==> flow/design.v <==
`timescale 1ns / 1ps
module add1 (input [7:0] a,f, output reg [7:0] i1);
always @ *
 i1 <= a+f;
endmodule
module add2 (input [7:0] b,e,c,d, output reg [7:0] i2);
wire [7:0] o;
assign o = (c+d) << 2;
always @ *
begin
  i2 <= b+e+o;
end
endmodule
module add3 (input [7:0] t1, t2, output reg [7:0] i3);
wire [7:0] a1, a2;
assign a1 = t1 - t2;
assign a2 = (t2 << 2);
always @ *
    i3 <= a1 - a2;
endmodule
module six_tf(input clk , input [7:0] a,b,c,d,e,f, output reg [7:0] half);
reg [7:0] t1, t2;
wire [7:0] i1, i2, i3;
add1 dut1 (.a(a), .f(f), .i1(i1));
add2 dut2 (.b(b), .c(c), .d(d), .e(e), .i2(i2));
add3 dut3 (.t1(t1), .t2(t2), .i3(i3));
always @ (posedge clk)
begin
t1 <= i1;
t2 <= i2;
half <= i3;
end
endmodule
# --- From RTL to reports: six_tf ---
# Tool output for the design above, in the order of the flow.
# Line numbers count from 1 in the design file above.
# Operators carry their Yosys type and port widths (W data, S select, Z words).
# Cell names lack the library's common part.
design:
  top: "six_tf"
  clock_port: "clk"
  cell_library: "sky130hd"
  pvt_corner: "tt_025C_1v80"

# --- Word level ---
# Source: Yosys, flattened and elaborated, memories not mapped. Widths are those after wreduce; folded enables and synchronous resets count as part of the registers. Registers that Yosys merges into a memory's read port (data or address) are not register bits. Print and check cells do not count. Equal cells are merged and count once.
classes:
  n_addsub: 6
op_table:
  columns: ["operator", "count"]
  rows:
  - ["$add A8 B8 Y8", 3]
  - ["$sub A8 B8 Y8", 2]
  - ["$add A6 B6 Y6", 1]
word_totals:
  register_bits: 24
  word_cells: 9
  input_bits: 49

# --- Depth ---
# Yosys ltp: most cells in a row. Word level: on the elaborated netlist, between registers, memories and ports. Mapped: between sequential cells and ports; inverters and the memories' decode and read muxes count.
depth:
  ltp_word: 2
  ABC_AREA: 0
  ltp_mapped: 12
  ltp_nobuf: 12

# --- Mapped cells and area ---
# Source: synth_stat.txt of the flow (Yosys; design flattened, memories mapped). It holds for the ABC_AREA given above (unset counts as 0); a run with the other value may have another netlist.
synth_totals:
  ff_cells: 24
  synth_area_um2: 1691.6
  stdcells: 160
types:
  columns: ["type", "count", "area_total_um2"]
  rows:
  - ["dfxtp_1", 24, 480.461]
  - ["ha_1", 26, 325.312]
  - ["fa_1", 14, 280.269]
  - ["xnor2_1", 19, 166.41]
  - ["inv_1", 18, 67.565]
  - ["xor2_1", 6, 52.55]
  - ["a21oi_1", 10, 50.048]
  - ["nor2_1", 11, 41.29]
  - ["o21bai_1", 5, 37.536]
  - ["o21a_1", 4, 30.029]
  - ["o21ai_0", 6, 30.029]
  - ["nor2b_1", 3, 18.768]
  - ["a21o_1", 2, 15.014]
  - ["a211oi_2", 1, 12.512]
  - ["mux2i_1", 1, 10.01]
  - ["a211o_1", 1, 8.758]
  - ["a21oi_2", 1, 8.758]
  - ["o31a_1", 1, 8.758]
# Other cell types: 7; their cells: 7.
# The figures by module come from a second, unflattened synthesis with its own total; it is not the netlist above.
unflattened:
  hier_cells: 199
  area_unflattened_um2: 1939.4
# Each row is one instance without its submodules.
modules:
  columns: ["module", "n_inst", "area_um2", "cells", "seq_area_um2"]
  rows:
  - ["add2", 1, 653.1, 78, 0.0]
  - ["six_tf", 1, 480.5, 24, 480.5]
  - ["add3", 1, 467.9, 54, 0.0]
  - ["add1", 1, 337.8, 43, 0.0]

# --- Timing after synthesis ---
# Source: OpenSTA report_checks on the synthesized netlist (no wires, ideal clock, input and output delay 20% of the period each), path of least setup slack; recovery checks are left aside. Register names are those of the netlist, which keeps one name where synthesis merged equal registers.
synth_path:
  path_type: "in2reg"
  startpoint: "in c[0]"
  endpoint: "reg t2[7]"
  required_time_ps: 5148
  n_path_buf: 0
  t_first_pin_ps: 1044
  period_ps: 5220
  path_slack_ps: 1860
  delay_ps: 2316
  setup_time_ps: 72
  t_arrival_ps: 3288
  path_stages: 10
  period_less_setup_slack_ps: 3360
# "delay_ps" = arrival - input delay + setup time.
# "path_stages" counts driving pins, that of a launching flip-flop among them; a cell with two outputs on the path counts twice.
# "period_less_setup_slack_ps" = period - worst setup slack (recovery checks aside). The figure is calculated, with input and output delays left at 20% of the set period.
# The rows between start and end are the longest chain of elaborated cells between them; the timing report does not say that the signal goes this way. Where chains are equally long, one stands for them.
# Each line given opens the expression or statement behind the cell; cells for indexed reads and writes are added by Yosys, which also makes memories of some case tables.
synth_via:
  cell_sequence: "ha_1 fa_1 a21o_1 a21oi_1 xnor2_1 fa_1 ha_1 a21oi_1 xnor2_1 xnor2_1"
  elab_chain_cells: 2
  cells_between: 2
  classes_between: "add/sub (2)"
synth_rtl:
  columns: ["item", "line_no", "text"]
  rows:
  - ["start: declaration", 21, "module six_tf(input clk , input [7:0] a,b,c,d,e,f, output reg [7:0] half);"]
  - ["$add A6 B6 Y6", 8, "assign o = (c+d) << 2;"]
  - ["$add A8 B8 Y8", 11, "i2 <= b+e+o;"]
  - ["end: assignment", 30, "t2 <= i2;"]
  - ["end: declaration", 22, "reg [7:0] t1, t2;"]

# --- Timing after layout ---
# From the final timing report of run 1: the path of least setup slack in the routed layout; clock arrival at registers is part of the times.
# The report prints the path's times to 10 ps; the period is as set.
layout_path:
  path_type: "in2reg"
  startpoint: "in d[0]"
  endpoint: "reg t2[7]"
  required_time_ps: 2040
  path_stages: 10
  setup_time_ps: 70
  path_slack_ps: -630
  t_first_pin_ps: 370
  t_arrival_ps: 2670
  period_ps: 1840
  n_path_buf: 1
# The rows between start and end are the longest chain of elaborated cells between them; the timing report does not say that the signal goes this way. Where chains are equally long, one stands for them.
layout_via:
  cell_sequence: "buf_6 ha_4 fa_2 fa_1 ha_4 a211oi_4 o21bai_2 a21oi_4 xnor2_2 xnor2_1"
  elab_chain_cells: 2
  cells_between: 2
  classes_between: "add/sub (2)"
layout_rtl:
  columns: ["item", "line_no", "text"]
  rows:
  - ["start: declaration", 21, "module six_tf(input clk , input [7:0] a,b,c,d,e,f, output reg [7:0] half);"]
  - ["$add A6 B6 Y6", 8, "assign o = (c+d) << 2;"]
  - ["$add A8 B8 Y8", 11, "i2 <= b+e+o;"]
  - ["end: assignment", 30, "t2 <= i2;"]
  - ["end: declaration", 22, "reg [7:0] t1, t2;"]

# Below are 2 stored runs of the flow (Yosys, OpenROAD; platform sky130hd) on six_tf, each with its settings and what was measured, unordered. Constraints: input delay and output delay 20% of the set period each, output load 0.01 pF.
# "period_less_ws_ps": clock period set for the run, less the worst setup slack. It is reckoned from that one timing run; input and output delays stay at 20% of the period that was set.
# By "critical_path_time_ps" is meant the share of the clock period that the worst setup path is allowed (20% is reserved at inputs, 20% at outputs), minus its slack. Clock arrival times at its registers enter into it.
# "design_power_mw" rests on the timing tool's default activity at the inputs, not on a simulated workload.
# "critical_path_time_ps" is known to 10 ps.
runs:
  - name: "run 1"
    settings:
      period_ns: 1.84
      CORE_UTILIZATION: 43
      SETUP_SLACK_MARGIN: 0.23
      PLACE_DENSITY_LB_ADDON: 0.21
      CORE_ASPECT_RATIO: 1.79
      CORE_MARGIN: 9
      TNS_END_PERCENT: 10
      GPL_TIMING_DRIVEN: 0
      CTS_CLUSTER_DIAMETER: 26
      CAP_MARGIN: 25
      SLEW_MARGIN: 40
      MAX_ROUTING_LAYER: "met4"
    results:
      critical_path_time_ps: 2110
      critical_path_kind: "in2reg"
      util_frac: 0.697
      worstSetupSlack_ps: -634
      hold_ws_ps: 532
      die_um2: 6612.2
      period_less_ws_ps: 2474
      setup_tns_ps: -1818
      synthArea_um2: 1691.6
      design_power_mw: 3.617
      stdcell_area_um2: 2643.8
  - name: "run 2"
    settings:
      period_ns: 1.69
      CORE_UTILIZATION: 31
      SETUP_SLACK_MARGIN: 0.13
      PLACE_DENSITY_LB_ADDON: 0.02
      CORE_ASPECT_RATIO: 0.9
      TNS_END_PERCENT: 75
      CTS_CLUSTER_DIAMETER: 139
      CAP_MARGIN: 20
      SLEW_MARGIN: 0
      CORE_MARGIN: 2
    results:
      synthArea_um2: 1691.6
      util_frac: 0.562
      setup_tns_ps: -2835
      stdcell_area_um2: 2955.3
      worstSetupSlack_ps: -687
      die_um2: 6064.6
      period_less_ws_ps: 2377
      design_power_mw: 4.321
      critical_path_time_ps: 2040
      critical_path_kind: "in2reg"
      hold_ws_ps: 274
