==> flow/design.v <==
module comparator(input clk, input en, input [8:0][15:0] distort, output reg [3:0] best, output reg done);
wire [3:0] j,k,l,m,n,o,p;
assign j = distort[0] <= distort[1] ? 4'b0000: 4'b0001;
assign k = distort[2] <= distort[3] ? 4'b0010: 4'b0011;
assign l = distort[4] <= distort[5] ? 4'b0100: 4'b0101;
assign m = distort[6] <= distort[7] ? 4'b0110: 4'b0111;
assign n = distort[j] <= distort[k] ? j : k;
assign o = distort[l] <= distort[m] ? l : m;
assign p = distort[n] <= distort[o] ? n : o;
assign q = distort[p] <= distort[8] ? p : 4'b1000;
always @ (posedge clk)
begin
if(en)
begin
    best <= q;
    done <= 1;
end
else 
    done <= 0;
end
endmodule
# From RTL to reports: comparator
# What the tools print for comparator, step after step.
# Line numbers count from 1 in the design file above.
# Operators carry their Yosys type and port widths (W data, S select, Z words).
# Cell names lack the library's common part.
# A cell with - has no value.
# design
top,comparator
clock,clk
library,sky130hd
pvt_corner,tt_025C_1v80

# After elaboration
# Yosys after proc, flatten, opt, wreduce and memory -nomap, before mapping. Enables and synchronous resets that opt folds into registers are not counted as muxes. Memory bits, and registers merged into a memory's read port (data or address), are not among the register bits. Print and check cells are not counted. Equal cells are merged and count once.
# classes
add_sub_neg,0
n_mul,0
div,0
cmp,8
eq_ne,0
n_shift,7
muxes,8
n_logic,0
reduce_logical,0
# op_table
operator,n
$shiftx A144 B8 Y16,4
$shiftx A144 B7 Y16,2
$shiftx A144 B6 Y16,1
$le A16 B16 Y1,8
$mux W1,5
$mux W2,2
$mux W3,1
# word_totals
register_bits,2
latchBits,0
mem_bits_rw,0
rom_bits,0
clocked_rd_ports_x_width,0
n_memories,0
in_bits,146
output_inout_bits,5

# Longest topological paths
# Longest topological path by Yosys (ltp), each cell counted once; first at word level (registers and memories cut), then after technology mapping (sequential cells cut; the memories' decode and read muxes count).
# depth
depth_word,10
ABC_AREA,0
mapped_depth,38
ltp_nobuf,32

# Synthesis result
# The flow's flattened synthesis, as Yosys stat reports it; memories are mapped. The netlist is that of the ABC_AREA named above (0 if unset); the other value can give another one.
# The area totals of this step are shown rounded.
# types
cell,n,type_area_um2
ha_1,128,1.6E+03
mux2i_1,65,650.624
inv_1,100,375.36
a21oi_1,59,295.283
nand2_1,50,187.68
nand4_1,28,175.168
a222oi_1,16,160.154
a22o_1,15,131.376
nand2b_1,17,106.352
o21ai_0,15,75.072
nand3_1,11,55.053
a21o_1,7,52.55
o211ai_1,7,52.55
nor2b_1,8,50.048
a211oi_1,6,45.043
buf_2,9,45.043
nor2_1,12,45.043
buf_4,4,30.029
# Other cell types: 31; their cells: 51.
# synth_totals
mapped_cells,608
mapped_area_um2,4560
flip_flops,2
n_buf,23

# Worst setup path after synthesis
# OpenSTA on the mapped netlist: ideal clock, no wires. The path of least setup slack (recovery checks aside). Input and output delay are each 20% of the period. Register names are those of the netlist, which keeps one name where synthesis merged equal registers.
# synth_path
path_kind,input -> register
startpoint,in distort
endpoint,reg (name not given)
clock_period_ps,9020
in_delay_ps,1804
launch_ps,1804
t_arrival_ps,8250
required_ps,8759
path_slack_ps,510
delay_ps,6707
driving_pins,34
n_path_buf,5
period_less_setup_slack_ps,8510
# "delay_ps" is the arrival time less input delay plus setup time.
# "driving_pins" counts driving pins, that of a launching flip-flop among them; a cell with two outputs on the path counts twice.
# "period_less_setup_slack_ps" = period - worst setup slack (recovery checks aside). The figure is calculated, with input and output delays left at 20% of the set period.
# An end named without its bit number is one bit of that signal or, where synthesis recoded a state register, one of its new flip-flops.
# synth_between
path_cell_list,inv_1 > ha_1 > nand4_1 > or3_1 > a211o_1 > a31oi_4 > buf_8 > mux2i_1 > inv_1 > ha_1 > nand2_1 > or4_1 > o21ai_1 > buf_2 > buf_2 > mux2i_1 > ha_1 > a21o_1 > nand3_1 > a21oi_1 > a211oi_1 > a21oi_1 > clkbuf_1 > nor2_1 > clkbuf_1 > a222oi_1 > ha_1 > nor2b_1 > nor3_1 > o21ai_0 > o211ai_1 > a21oi_1 > o221ai_1 > o311a_1
# synth_lines
item,line
"start, declared",1
"end, assigned",15
"end, declared",1
# No chain of elaborated cells between the ends is given.

# Timing after layout
# From the final timing report of flow run 1: the path of least setup slack in the routed layout; clock arrival at registers is part of the times.
# The path's times are printed in steps of 10 ps; the period is the one set.
# layout_path
path_kind,input -> register
startpoint,in distort
endpoint,reg (name not given)
clock_period_ps,11700
in_delay_ps,2340
launch_ps,2340
t_arrival_ps,11220
required_ps,11640
path_slack_ps,420
driving_pins,35
n_path_buf,6
# An end named without its bit number is one bit of that signal or, where synthesis recoded a state register, one of its new flip-flops.
# layout_between
path_cell_list,clkdlybuf4s50_1 > inv_1 > ha_1 > nand4_1 > or3_1 > a211o_1 > a31oi_4 > buf_8 > mux2i_2 > inv_1 > ha_1 > a21oi_1 > o21ai_0 > a221oi_1 > o221ai_1 > o21ai_1 > clkbuf_4 > clkbuf_4 > mux2i_1 > ha_1 > a21oi_1 > a21oi_1 > a211oi_1 > a21oi_1 > clkbuf_1 > nor2_4 > clkbuf_2 > a222oi_1 > ha_1 > nand4_1 > nor2_1 > o211ai_1 > a21oi_1 > o221ai_1 > o311a_1
# layout_lines
item,line
"start, declared",1
"end, assigned",15
"end, declared",1
# No chain of elaborated cells between the ends is given.

# comparator through Yosys and OpenROAD on sky130hd: 2 stored runs, unordered, with their settings and measured results. The constraints put input and output delay at 20% of the set period each and load the outputs with 0.01 pF.
# "period_less_ws_ps" means the clock period less the worst setup slack. The figure is calculated, with input and output delays left at 20% of the set period.
# "worst_setup_path_time_ps": the worst setup path's part of the clock period (all of it between registers, 20% less for each end at a port) less its slack. A launch clock that arrives late makes it longer, a capture clock that arrives late makes it shorter.
# "final_power_uw" rests on the timing tool's default activity at the inputs, not on a simulated workload.
# "worst_setup_path_time_ps" is given in steps of 10 ps.
# Values from the reports are rounded here.
# A setting shown as -- is not set for that run.
# A result given as -- is not shown for that run.
run name,period_ns,CORE_UTILIZATION,PLACE_DENSITY,CORE_ASPECT_RATIO,CELL_PAD_IN_SITES_DETAIL_PLACEMENT,GPL_TIMING_DRIVEN,CAP_MARGIN,SLEW_MARGIN,CORE_MARGIN,ABC_AREA,CTS_CLUSTER_DIAMETER,MIN_ROUTING_LAYER,yosys.chip_area_um2,dieArea_um2,post_route_stdcell_area_um2,util_pct,setup_ws_ps,tns_setup_ps,final_hold_ws_ps,final_power_uw,period_less_ws_ps,worst_setup_path_time_ps,timing.worst_path_kind
flow run 1,11.7,16,0.52,1.72,2,0,25,10,2,--,--,--,4560,29900,6640,23.5,416,0,2620,659,11284,8940,input -> register
flow run 2,7.64,27,--,--,1,--,20,20,2,1,204,met2,--,--,--,--,--,--,--,--,--,--,--
# Flow run 2: no results, routing failed with GRT-0232
